==> flow/design.v <==
`timescale 1ns / 1ps
module echo_mode(
input clk,
input rst,
input SW,
input rxd,
output txd,
output [7:0] word
);
reg connection_status = 0;
reg [9:0] counter = 0;
recieve uut3 (
		.rxd(rxd), 
		.clk(clk), 
		.rst(rst), 
		.word(word),
		.word_on_line(word_on_line)
);
transmit uut2 (
		.word(word), 
		.clk(clk), 
		.rst(rst),
		.connection_status(connection_status),
		.txd(txd),
		.transmit_ready(transmit_ready)
);
always @(posedge clk)
		if (!SW)
			begin
				if(word_on_line)			   
					begin
						connection_status = 1;
						counter = 0;
					end
				else if(transmit_ready && counter > 1)
					connection_status = 0;
				counter = counter + 1;
			end
endmodule
`timescale 1ns / 1ps
module recieve(
input rxd, 
input clk,
input rst, 
output [7:0] word,
output word_on_line);
reg [7:0] recieved_data_1 = 0;
reg [7:0] recieved_data = 0;
reg [3:0] counter = 0;
reg word_on_line = 0;
reg recieve_ready = 1;
always @(posedge clk)
begin		
	if (rst)
		begin
			recieved_data = 0;
			counter = 0;
			recieve_ready = 1;
			recieved_data_1 = 0;
			word_on_line = 0;
		end
	else if (counter == 8 && rxd == 1 && recieve_ready == 0)  
		begin
			recieved_data = recieved_data_1;
			counter = 0;
			recieve_ready = 1;
			word_on_line = 1;
		end
	else if(rxd == 0 && counter == 0 && recieve_ready == 1)  
		begin		
			recieve_ready = 0;
			word_on_line = 0;
		end
	else if(recieve_ready == 0 && counter < 8)  
		begin
			recieved_data_1 = recieved_data_1 >> 1;
			recieved_data_1[7] = rxd;
			counter = counter + 1;
			word_on_line = 0;
		end
	else
		word_on_line = 0;
	end
assign word = recieved_data;
endmodule
`timescale 1ns / 1ps
module transmit(
input [7:0] word, 
input clk, 
input rst, 
input connection_status,
output reg transmit_ready,
output reg txd);
reg [7:0] transmissive_data;
reg [9:0] counter = 0;
always @(posedge clk)
begin
	if (rst)
		begin
			txd = 1;
			counter = 0;
			transmissive_data = 0;
			transmit_ready = 1;
		end
	else if (connection_status)
		begin
			if (transmit_ready)
				begin
					transmissive_data = word;
					transmit_ready = 0;
				end
			else if (counter >= 10 && counter < 23)
				begin
					txd = 1;
					counter = counter + 1;
				end
			else if (counter == 23)
				begin 
					counter = 0;
					transmit_ready = 1;
					transmissive_data = 0;
				end
			else
				begin
					if(counter == 0)
						txd = 1;
					else if(counter == 1)
						txd = 0;
					else
						begin
							txd = transmissive_data[0];
							transmissive_data = transmissive_data >> 1;
						end
					counter = counter + 1;
				end
			end
		else
			begin
				txd = 1;
				counter = 0;
				transmit_ready = 1;
			end
end
endmodule
Reports on echo_mode --
The steps from the RTL of echo_mode to its reports follow in flow order. Line numbers count from 1 in the design file above. Operators: Yosys type, input widths -> output width; for muxes data width and select width s. Cell names lack the library's common part. Not given: -
Inputs: top echo_mode, clock clk, cell library sky130hd, library corner tt_025C_1v80

After elaboration --
Source: Yosys, flattened and elaborated, memories not mapped. Widths are those after wreduce. Registers that Yosys merges into a memory's read port (data or address) are not register bits. Print and check cells do not count. Equal cells are merged and count once.
Storage and ports: output and inout port bits 9, register bits 53, latch bits 0, memory bits (read-only) 0, RAM bits 0, memories kept 0, word width x clocked read ports 0
Cells by class: $add $sub $neg 3, equal/unequal tests 7, magnitude comparators 4, muxes and demuxes 18, multiply operators 0, shift-type cells 0, divide/modulo/power cells 0, bitwise operators 6, reductions and logical operators 15
Operators by type and width (number):
- $mux 10 | 4
- $mux 8 | 5
- $add 10x1->10 const B | 2
- $gt 10x1->1 const B | 1
- $eq 10x1->1 const B | 1
- $ge 10x4->1 const B | 1
- $lt 10x5->1 const B | 1
- $eq 10x5->1 const B | 1
- $logic_not 10->1 | 1
- $mux 1 | 9
- $logic_and 1x1->1 | 7
- $not 1->1 | 6
- $ne 3x1->1 const B | 2
- $ne 2x1->1 const B | 2
- $reduce_and 2->1 | 2
- $reduce_or 2->1 | 2
- $add 4x1->4 const B | 1
- $lt 4x4->1 const B | 1
- $eq 4x4->1 const B | 1
- $logic_not 4->1 | 1
- $reduce_and 4->1 | 1
- $reduce_and 3->1 | 1

Logic depth --
Longest topological path by Yosys (ltp), each cell counted once; first at word level (registers and memories cut), then after technology mapping (sequential cells cut; the memories' decode and read muxes count).
Depth: depth in word-level cells 6, ABC_AREA 0, mapped depth 8, mapped depth without buffers 7

After synthesis --
Source: synth_stat.txt of the flow (Yosys; design flattened, memories mapped). It holds for the ABC_AREA given above (unset counts as 0); a run with the other value may have another netlist.
Cell types:
- dfxtp_1 | number 42, total area 840.806 sq um
- edfxtp_1 | number 11, total area 330.317 sq um
- mux2i_1 | number 16, total area 160.154 sq um
- nor2_1 | number 28, total area 105.101 sq um
- xor2_1 | number 11, total area 96.342 sq um
- nand2_1 | number 24, total area 90.086 sq um
- ha_1 | number 7, total area 87.584 sq um
- nor3_1 | number 17, total area 85.082 sq um
- mux2_2 | number 7, total area 78.826 sq um
- nor2b_1 | number 11, total area 68.816 sq um
- a21oi_1 | number 13, total area 65.062 sq um
- xnor2_1 | number 7, total area 61.309 sq um
- o31ai_4 | number 2, total area 42.541 sq um
- inv_1 | number 11, total area 41.29 sq um
- nand4_1 | number 6, total area 37.536 sq um
- nand3_1 | number 7, total area 35.034 sq um
- clkbuf_1 | number 9, total area 33.782 sq um
- nand2b_1 | number 4, total area 25.024 sq um
Other cell types: 27; their cells: 38.
Mapped netlist: buffers 16, flip-flop cells 53, cells in the netlist 271, mapped area 2576.2 sq um, sequential part of the area 1171.1 sq um
The figures by module come from a second, unflattened synthesis with its own total; it is not the netlist above.
Unflattened totals: cell total of the unflattened synthesis 256, area total of the unflattened synthesis 2548.7 sq um
Rows give one instance, submodules left out.
By module:
- transmit | instances 1, seq. area 400.4 sq um, cells 122, area 1116.1 sq um
- recieve | instances 1, seq. area 440.4 sq um, cells 84, area 842.1 sq um
- echo_mode | instances 1, seq. area 330.3 sq um, cells 50, area 590.6 sq um

Worst setup path after synthesis --
OpenSTA on the mapped netlist: ideal clock, no wires. The path of least setup slack (recovery checks aside). Input and output delay are each 20% of the period. Register names are those of the netlist, which keeps one name where synthesis merged equal registers.
Timing path post-synthesis: path type register -> register, start point register uut2.counter[1], end point register uut2.transmissive_data[0], required time 2.409 ns, path delay 1.926 ns, stages on the path 6, library setup time 0.121 ns, launch time at the first pin 0.000 ns, buffers on the path 0, arrival 1.805 ns, clock period 2.53 ns, path slack 0.604 ns, synthesis period reached 1.926 ns
"path delay" is the arrival time less input delay plus setup time. "stages on the path" counts driving pins, that of a launching flip-flop among them; a cell with two outputs on the path counts twice. "synthesis period reached" is the clock period less the worst setup slack; recovery checks do not enter. This is arithmetic on one report: input and output delays are still those of the set period (20% each). Between the ends stands the longest chain of elaborated cells between them, by number of cells; it is not shown to be the way that was timed. Of several equally long chains one is given. Each line given opens the expression or statement behind the cell; cells for indexed reads and writes are added by Yosys, which also makes memories of some case tables. A register here has more assigning lines than the two given.
Between the ends, post-synthesis: path through dfxtp_1 -> ha_1 -> nor4bb_1 -> a311oi_1 -> o31ai_4 -> mux2_2, cells in the longest elaborated chain 6, elaborated cells between the ends (all ways) 15, source lines of those cells 5, classes of those cells compare (2); eq/ne (5); mux (5); reduce/logical (3)
Ends and longest elaborated chain, post-synthesis:
- start: declaration | line 95 | reg [9:0] counter = 0;
- start: assignment | line 115 | counter = counter + 1;
- start: assignment | line 134 | counter = counter + 1;
- $eq 10x1->1 | line 127 | else if(counter == 1)
- $mux 8 | line 127
- $mux 8 | line 125 | if(counter == 0)
- $mux 8 | line 117 | else if (counter == 23)
- $mux 8 | line 112 | else if (counter >= 10 && counter < 23)
- $mux 8 | line 107 | if (transmit_ready)
- end: assignment | line 109 | transmissive_data = word;
- end: assignment | line 132 | transmissive_data = transmissive_data >> 1;
- end: declaration | line 94 | reg [7:0] transmissive_data;

Timing after layout --
Path of least setup slack in the final report of record 1 (OpenROAD, finished layout, wires in). Where an end is a register, its clock arrival counts in the times.
Timing path after layout: path type register -> register, start point register uut2.counter[0], end point register uut2.transmissive_data[0], stages on the path 7, launch time at the first pin 0.28 ns, arrival 2.30 ns, library setup time 0.11 ns, buffers on the path 0, path slack 0.25 ns, required time 2.55 ns, clock period 2.38 ns
Between the ends stands the longest chain of elaborated cells between them, by number of cells; it is not shown to be the way that was timed. Of several equally long chains one is given. A register here has more assigning lines than the two given.
Between the ends, after layout: path through dfxtp_1 -> inv_1 -> ha_1 -> o21bai_1 -> a311oi_1 -> o31ai_4 -> mux2_2, cells in the longest elaborated chain 6, elaborated cells between the ends (all ways) 15, source lines of those cells 5, classes of those cells compare (2); eq/ne (5); mux (5); reduce/logical (3)
Ends and longest elaborated chain, after layout:
- start: declaration | line 95 | reg [9:0] counter = 0;
- start: assignment | line 115 | counter = counter + 1;
- start: assignment | line 134 | counter = counter + 1;
- $eq 10x1->1 | line 127 | else if(counter == 1)
- $mux 8 | line 127
- $mux 8 | line 125 | if(counter == 0)
- $mux 8 | line 117 | else if (counter == 23)
- $mux 8 | line 112 | else if (counter >= 10 && counter < 23)
- $mux 8 | line 107 | if (transmit_ready)
- end: assignment | line 109 | transmissive_data = word;
- end: assignment | line 132 | transmissive_data = transmissive_data >> 1;
- end: declaration | line 94 | reg [7:0] transmissive_data;

Add stored flow runs of echo_mode

Measured results for echo_mode: 2 stored runs of the Yosys and OpenROAD flow on sky130hd. The settings differ; the order carries no meaning. The constraints put input and output delay at 20% of the set period each and load the outputs with 0.01 pF.
"clock period achieved" means the clock period less the worst setup slack. The figure is calculated, with input and output delays left at 20% of the set period.
"power consumption" is the tool's figure for a default switching activity; nothing was simulated.

[record 1] flow files
==> flow/run.sh <==
#!/bin/bash
# the make line also repeats the synthesis and layout settings of config.mk as NAME=value (left out here)
make -C /OpenROAD-flow-scripts/flow DESIGN_CONFIG=/design/flow/config.mk WORK_HOME=/design/flow/orfs CLKGATE_MAP_FILE= finish
==> flow/config.mk <==
export PLATFORM = sky130hd
export DESIGN_NAME = echo_mode
export DESIGN_NICKNAME = echo_mode
export VERILOG_FILES = /design/flow/design.v
export SDC_FILE = /design/flow/constraint.sdc
export NUM_CORES = 4
export LEC_CHECK = 0
export CAP_MARGIN = 20
export CORE_ASPECT_RATIO = 0.65
export CORE_MARGIN = 2
export CORE_UTILIZATION = 22
export MAX_ROUTING_LAYER = met4
export MIN_ROUTING_LAYER = met1
export PLACE_DENSITY = 0.59
export SETUP_SLACK_MARGIN = -0.11
export SLEW_MARGIN = 20
==> flow/constraint.sdc <==
create_clock -name core_clock -period 2.38 [get_ports {clk}]
set_input_delay 0.4760 -clock core_clock [delete_from_list [all_inputs] [get_ports {clk}]]
set_output_delay 0.4760 -clock core_clock [all_outputs]
set_load 0.01 [all_outputs]

[record 1] result: synthesized cell area 2576.2 sq um; clock period achieved 2.128 ns; smallest hold slack 0.472 ns; setup slack of the critical path 0.252 ns; post-route utilization 26.9 %; summed negative setup slack 0.000 ns; power consumption 1944 uW; area of the die 12611.9 sq um

[record 2] flow files
==> flow/run.sh <==
#!/bin/bash
# the make line also repeats the synthesis and layout settings of config.mk as NAME=value (left out here)
make -C /OpenROAD-flow-scripts/flow DESIGN_CONFIG=/design/flow/config.mk WORK_HOME=/design/flow/orfs CLKGATE_MAP_FILE= finish
==> flow/config.mk <==
export PLATFORM = sky130hd
export DESIGN_NAME = echo_mode
export DESIGN_NICKNAME = echo_mode
export VERILOG_FILES = /design/flow/design.v
export SDC_FILE = /design/flow/constraint.sdc
export NUM_CORES = 4
export LEC_CHECK = 0
export CAP_MARGIN = 20
export CELL_PAD_IN_SITES_DETAIL_PLACEMENT = 1
export CELL_PAD_IN_SITES_GLOBAL_PLACEMENT = 2
export CORE_ASPECT_RATIO = 1.52
export CORE_MARGIN = 2
export CORE_UTILIZATION = 38
export GPL_ROUTABILITY_DRIVEN = 1
export GPL_TIMING_DRIVEN = 1
export MAX_ROUTING_LAYER = met4
export PLACE_DENSITY = 0.46
export SLEW_MARGIN = 20
export TNS_END_PERCENT = 70
==> flow/constraint.sdc <==
create_clock -name core_clock -period 4.04 [get_ports {clk}]
set_input_delay 0.8080 -clock core_clock [delete_from_list [all_inputs] [get_ports {clk}]]
set_output_delay 0.8080 -clock core_clock [all_outputs]
set_load 0.01 [all_outputs]

[record 2] result: area of the die 7468.5 sq um; clock period achieved 2.347 ns; power consumption 931.1 uW; smallest hold slack 0.476 ns; post-route utilization 42.1 %; summed negative setup slack 0.000 ns; synthesized cell area 2576.2 sq um; setup slack of the critical path 1.693 ns
